==> flow/design.v <==
module branch_predictor (
    input wire clk,
    input wire rst,
    input wire rdy,
    input wire flush,
    input wire [32 - 1 : 0] fet_pc,
    input wire                 rob_bp_enable,
    input wire [32 - 1 : 0] rob_bp_inst_addr,
    input wire                 rob_bp_jump,
    input wire                 rob_bp_correct,
    output wire                 bp_pred,
    output wire [32 - 1 : 0] bp_corret_cnt,   
    output wire [32 - 1 : 0] bp_total_cnt     
);
    integer         i;
    reg     [1 : 0] predictor[256 - 1 : 0];
    reg [32 - 1 : 0] tmp_total_sum;
    reg [32 - 1 : 0] tmp_correct_sum;
    assign bp_pred       = predictor[fet_pc[8 : 1]][1];
    assign bp_corret_cnt = tmp_correct_sum;
    assign bp_total_cnt  = tmp_total_sum;
    always @(posedge clk) begin
        if (rst) begin
            for (i = 0; i < 256; i = i + 1) begin
                predictor[i] <= 2'b01;
            end
        end else if (rdy && !flush && rob_bp_enable) begin
            if (predictor[rob_bp_inst_addr[8 : 1]] != 2'b11 && rob_bp_jump) begin
                predictor[rob_bp_inst_addr[8 : 1]] <= predictor[rob_bp_inst_addr[8 : 1]] + 2'b01;
            end
            if (predictor[rob_bp_inst_addr[8 : 1]] != 2'b00 && !rob_bp_jump) begin
                predictor[rob_bp_inst_addr[8 : 1]] <= predictor[rob_bp_inst_addr[8 : 1]] - 2'b01;
            end
        end
    end
endmodule
From RTL to reports: branch_predictor
The steps from the RTL of branch_predictor to its reports follow in flow order.
Lines are those of the file above, counted from 1.
Cell names lack the library's common part.
{"block": "setup", "top_module": "branch_predictor", "clock_port": "clk", "cell_library": "sky130hd", "pvt_corner": "tt_025C_1v80"}

After elaboration
Counts by Yosys on the flattened word-level netlist (proc, flatten, opt, wreduce; memories kept). Register bits leave out memories and registers merged into their read ports (data or address); mux counts leave out enables and synchronous resets folded into registers. Print and check cells are left out. Cells with the same type and inputs are merged into one.
Yosys's memory passes give these memory sizes; they may raise the number of words (mostly to a power of two), join words into wider ones and drop unused or constant bits.
{"block": "bits", "ff_bits": 0, "word_cells": 26, "output_inout_bits": 65, "in_bits": 71, "ramBits": 512, "memories": 1}
{"block": "mem_list", "name": "predictor", "size": 256, "width": 2, "line": 16, "rtl": "reg     [1 : 0] predictor[256 - 1 : 0];"}
{"block": "classes", "add_sub_neg": 2, "eq_ne": 1, "n_mux": 14, "bitwise": 1, "reduce_and_logical": 7}
{"block": "ops", "op": "2-bit two-way mux", "count": 7}
{"block": "ops", "op": "1-bit two-way mux", "count": 7}
{"block": "ops", "op": "1-bit logical AND", "count": 4}
{"block": "ops", "op": "1-bit zero test", "count": 2}
{"block": "ops", "op": "2-bit by 1-bit adder with 2-bit output (second input constant)", "count": 1}
{"block": "ops", "op": "2-bit by 1-bit subtractor with 2-bit output (second input constant)", "count": 1}
{"block": "ops", "op": "2-bit != test (second input constant)", "count": 1}
{"block": "ops", "op": "2-bit nonzero test", "count": 1}
{"block": "ops", "op": "1-bit OR", "count": 1}

Logic depth
Yosys ltp: most cells in a row. Word level: on the elaborated netlist, between registers, memories and ports. Mapped: between sequential cells and ports; inverters and the memories' decode and read muxes count.
{"block": "logic_depth", "ltp_word": 6, "abc_area": 0, "ltp_mapped": 18, "ltp_nobuf": 9}

After synthesis
The flow's flattened synthesis, as Yosys stat reports it; memories are mapped. The netlist is that of the ABC_AREA named above (0 if unset); the other value can give another one.
The area totals of this step are shown rounded.
{"block": "mapped", "seq_area_um2": 15370, "area_um2": 27960, "ff_cells": 512, "buf_cells": 337, "cells": 2145}
{"block": "by_type", "cell_type": "edfxtp_1", "count": 512, "area_total_um2": 1.54E+04}
{"block": "by_type", "cell_type": "mux4_2", "count": 197, "area_total_um2": 4.44E+03}
{"block": "by_type", "cell_type": "a21o_1", "count": 256, "area_total_um2": 1.92E+03}
{"block": "by_type", "cell_type": "nor3_1", "count": 263, "area_total_um2": 1.32E+03}
{"block": "by_type", "cell_type": "nand2_1", "count": 296, "area_total_um2": 1.11E+03}
{"block": "by_type", "cell_type": "mux2i_1", "count": 59, "area_total_um2": 590.566}
{"block": "by_type", "cell_type": "buf_4", "count": 76, "area_total_um2": 570.547}
{"block": "by_type", "cell_type": "clkbuf_1", "count": 147, "area_total_um2": 551.779}
{"block": "by_type", "cell_type": "buf_2", "count": 79, "area_total_um2": 395.379}
{"block": "by_type", "cell_type": "buf_6", "count": 17, "area_total_um2": 191.434}
{"block": "by_type", "cell_type": "and2_1", "count": 24, "area_total_um2": 150.144}
{"block": "by_type", "cell_type": "a22oi_1", "count": 19, "area_total_um2": 142.637}
{"block": "by_type", "cell_type": "nor2_1", "count": 32, "area_total_um2": 120.115}
{"block": "by_type", "cell_type": "nand3_1", "count": 21, "area_total_um2": 105.101}
{"block": "by_type", "cell_type": "a221oi_1", "count": 8, "area_total_um2": 70.067}
{"block": "by_type", "cell_type": "buf_1", "count": 18, "area_total_um2": 67.565}
{"block": "by_type", "cell_type": "a21oi_1", "count": 13, "area_total_um2": 65.062}
{"block": "by_type", "cell_type": "nand2b_1", "count": 8, "area_total_um2": 50.048}
Other cell types: 37; their cells: 100.

Timing after synthesis
Path of least setup slack by OpenSTA after synthesis, without wires, with an ideal clock, recovery checks aside; 20% of the period is set as input and as output delay. Where synthesis merged equal registers, the netlist keeps one of their names.
{"block": "synth_timing", "path_type": "input to output", "start": "in fet_pc[1]", "end": "out bp_pred", "input_delay_ps": 1490, "driving_pins": 6, "path_slack_ps": 1577, "tclk_ps": 7450, "n_path_buf": 2, "arrival_time_ps": 4383, "delay_ps": 2893, "launch_ps": 1490, "required_time_ps": 5960, "synth_period_reached_ps": 5873}
"delay_ps" = arrival - input delay + setup time.
At an output port there is no setup time.
"driving_pins" counts driving pins, that of a launching flip-flop among them; a cell with two outputs on the path counts twice.
"synth_period_reached_ps" = period - worst setup slack (recovery checks aside). The figure is calculated, with input and output delays left at 20% of the set period.
The rows between start and end are the longest chain of elaborated cells between them; the timing report does not say that the signal goes this way. Where chains are equally long, one stands for them.
Each line given opens the expression or statement behind the cell; cells for indexed reads and writes are added by Yosys, which also makes memories of some case tables.
The chain passes a memory read, where the word-level depth is cut; so it can be longer than that depth.
{"block": "synth_via", "cell_sequence": "clkbuf_1 -> buf_1 -> mux4_2 -> mux4_2 -> mux4_2 -> mux4_2", "elab_chain_cells": 1}
{"block": "synth_rtl", "item": "start, declared", "line": 6, "rtl": "input wire [32 - 1 : 0] fet_pc,"}
{"block": "synth_rtl", "item": "memory 256 x 2 bit", "line": 16, "rtl": "reg     [1 : 0] predictor[256 - 1 : 0];"}
{"block": "synth_rtl", "item": "end, declared", "line": 11, "rtl": "output wire                 bp_pred,"}

Path in the finished layout
Path of least setup slack in the final report of job 2 (OpenROAD, finished layout, wires in). Where an end is a register, its clock arrival counts in the times.
The path's times are printed in steps of 10 ps; the period is the one set.
{"block": "layout_timing", "path_type": "input to output", "start": "in fet_pc[1]", "end": "out bp_pred", "path_slack_ps": 1130, "driving_pins": 7, "n_path_buf": 3, "arrival_time_ps": 4980, "tclk_ps": 7630, "input_delay_ps": 1530, "required_time_ps": 6100, "launch_ps": 1530}
The rows between start and end are the longest chain of elaborated cells between them; the timing report does not say that the signal goes this way. Where chains are equally long, one stands for them.
The chain passes a memory read, where the word-level depth is cut; so it can be longer than that depth.
{"block": "layout_via", "cell_sequence": "buf_4 -> buf_12 -> mux4_2 -> mux4_2 -> mux4_2 -> mux4_2 -> clkdlybuf4s50_1", "elab_chain_cells": 1}
{"block": "layout_rtl", "item": "start, declared", "line": 6, "rtl": "input wire [32 - 1 : 0] fet_pc,"}
{"block": "layout_rtl", "item": "memory 256 x 2 bit", "line": 16, "rtl": "reg     [1 : 0] predictor[256 - 1 : 0];"}
{"block": "layout_rtl", "item": "end, declared", "line": 11, "rtl": "output wire                 bp_pred,"}

Data sheet: physical implementation of branch_predictor

Settings and measured results of 2 stored flow runs for module branch_predictor (sky130hd), not sorted in any way. The constraints put input and output delay at 20% of the set period each and load the outputs with 0.01 pF.
By "critical_path_time_ps" is meant the share of the clock period that the worst setup path is allowed (20% is reserved at inputs, 20% at outputs), minus its slack. Clock arrival times at its registers enter into it.
"final_power_mw" is the tool's figure for a default switching activity; nothing was simulated.
"critical_path_time_ps" is known to 10 ps.
The results are shown rounded.

{"run": "job 1", "settings": { "period_ns": 2.96, "CORE_UTILIZATION": 70, "PLACE_DENSITY_LB_ADDON": 0.26, "CORE_ASPECT_RATIO": 0.52, "CORE_MARGIN": 6, "CELL_PAD_IN_SITES_GLOBAL_PLACEMENT": 1, "CELL_PAD_IN_SITES_DETAIL_PLACEMENT": 2, "TNS_END_PERCENT": 10, "GPL_ROUTABILITY_DRIVEN": 0, "CTS_CLUSTER_SIZE": 92, "CTS_CLUSTER_DIAMETER": 69, "CAP_MARGIN": 40, "MIN_ROUTING_LAYER": "met1", "SLEW_MARGIN": 20 }, "outcome": "no final report: placement broke off with a tool error"}
{"run": "job 2", "settings": { "period_ns": 7.63, "CORE_UTILIZATION": 61, "PLACE_DENSITY_LB_ADDON": 0.21, "CORE_ASPECT_RATIO": 1.77, "TNS_END_PERCENT": 65, "GPL_TIMING_DRIVEN": 1, "GPL_ROUTABILITY_DRIVEN": 0, "CTS_CLUSTER_SIZE": 87, "MIN_ROUTING_LAYER": "met1", "MAX_ROUTING_LAYER": "met4", "CAP_MARGIN": 20, "CORE_MARGIN": 2, "SLEW_MARGIN": 20 }, "results": { "yosys_chip_area_um2": 27960, "die_area_um2": 47630, "post_route_stdcell_area_um2": 29670, "util_frac": 0.653, "timing.setup.ws_ps": 1126, "setupTns_ps": 0, "final_power_mw": 6.327, "critical_path_time_ps": 3450, "worst_path_kind": "input to output" }}
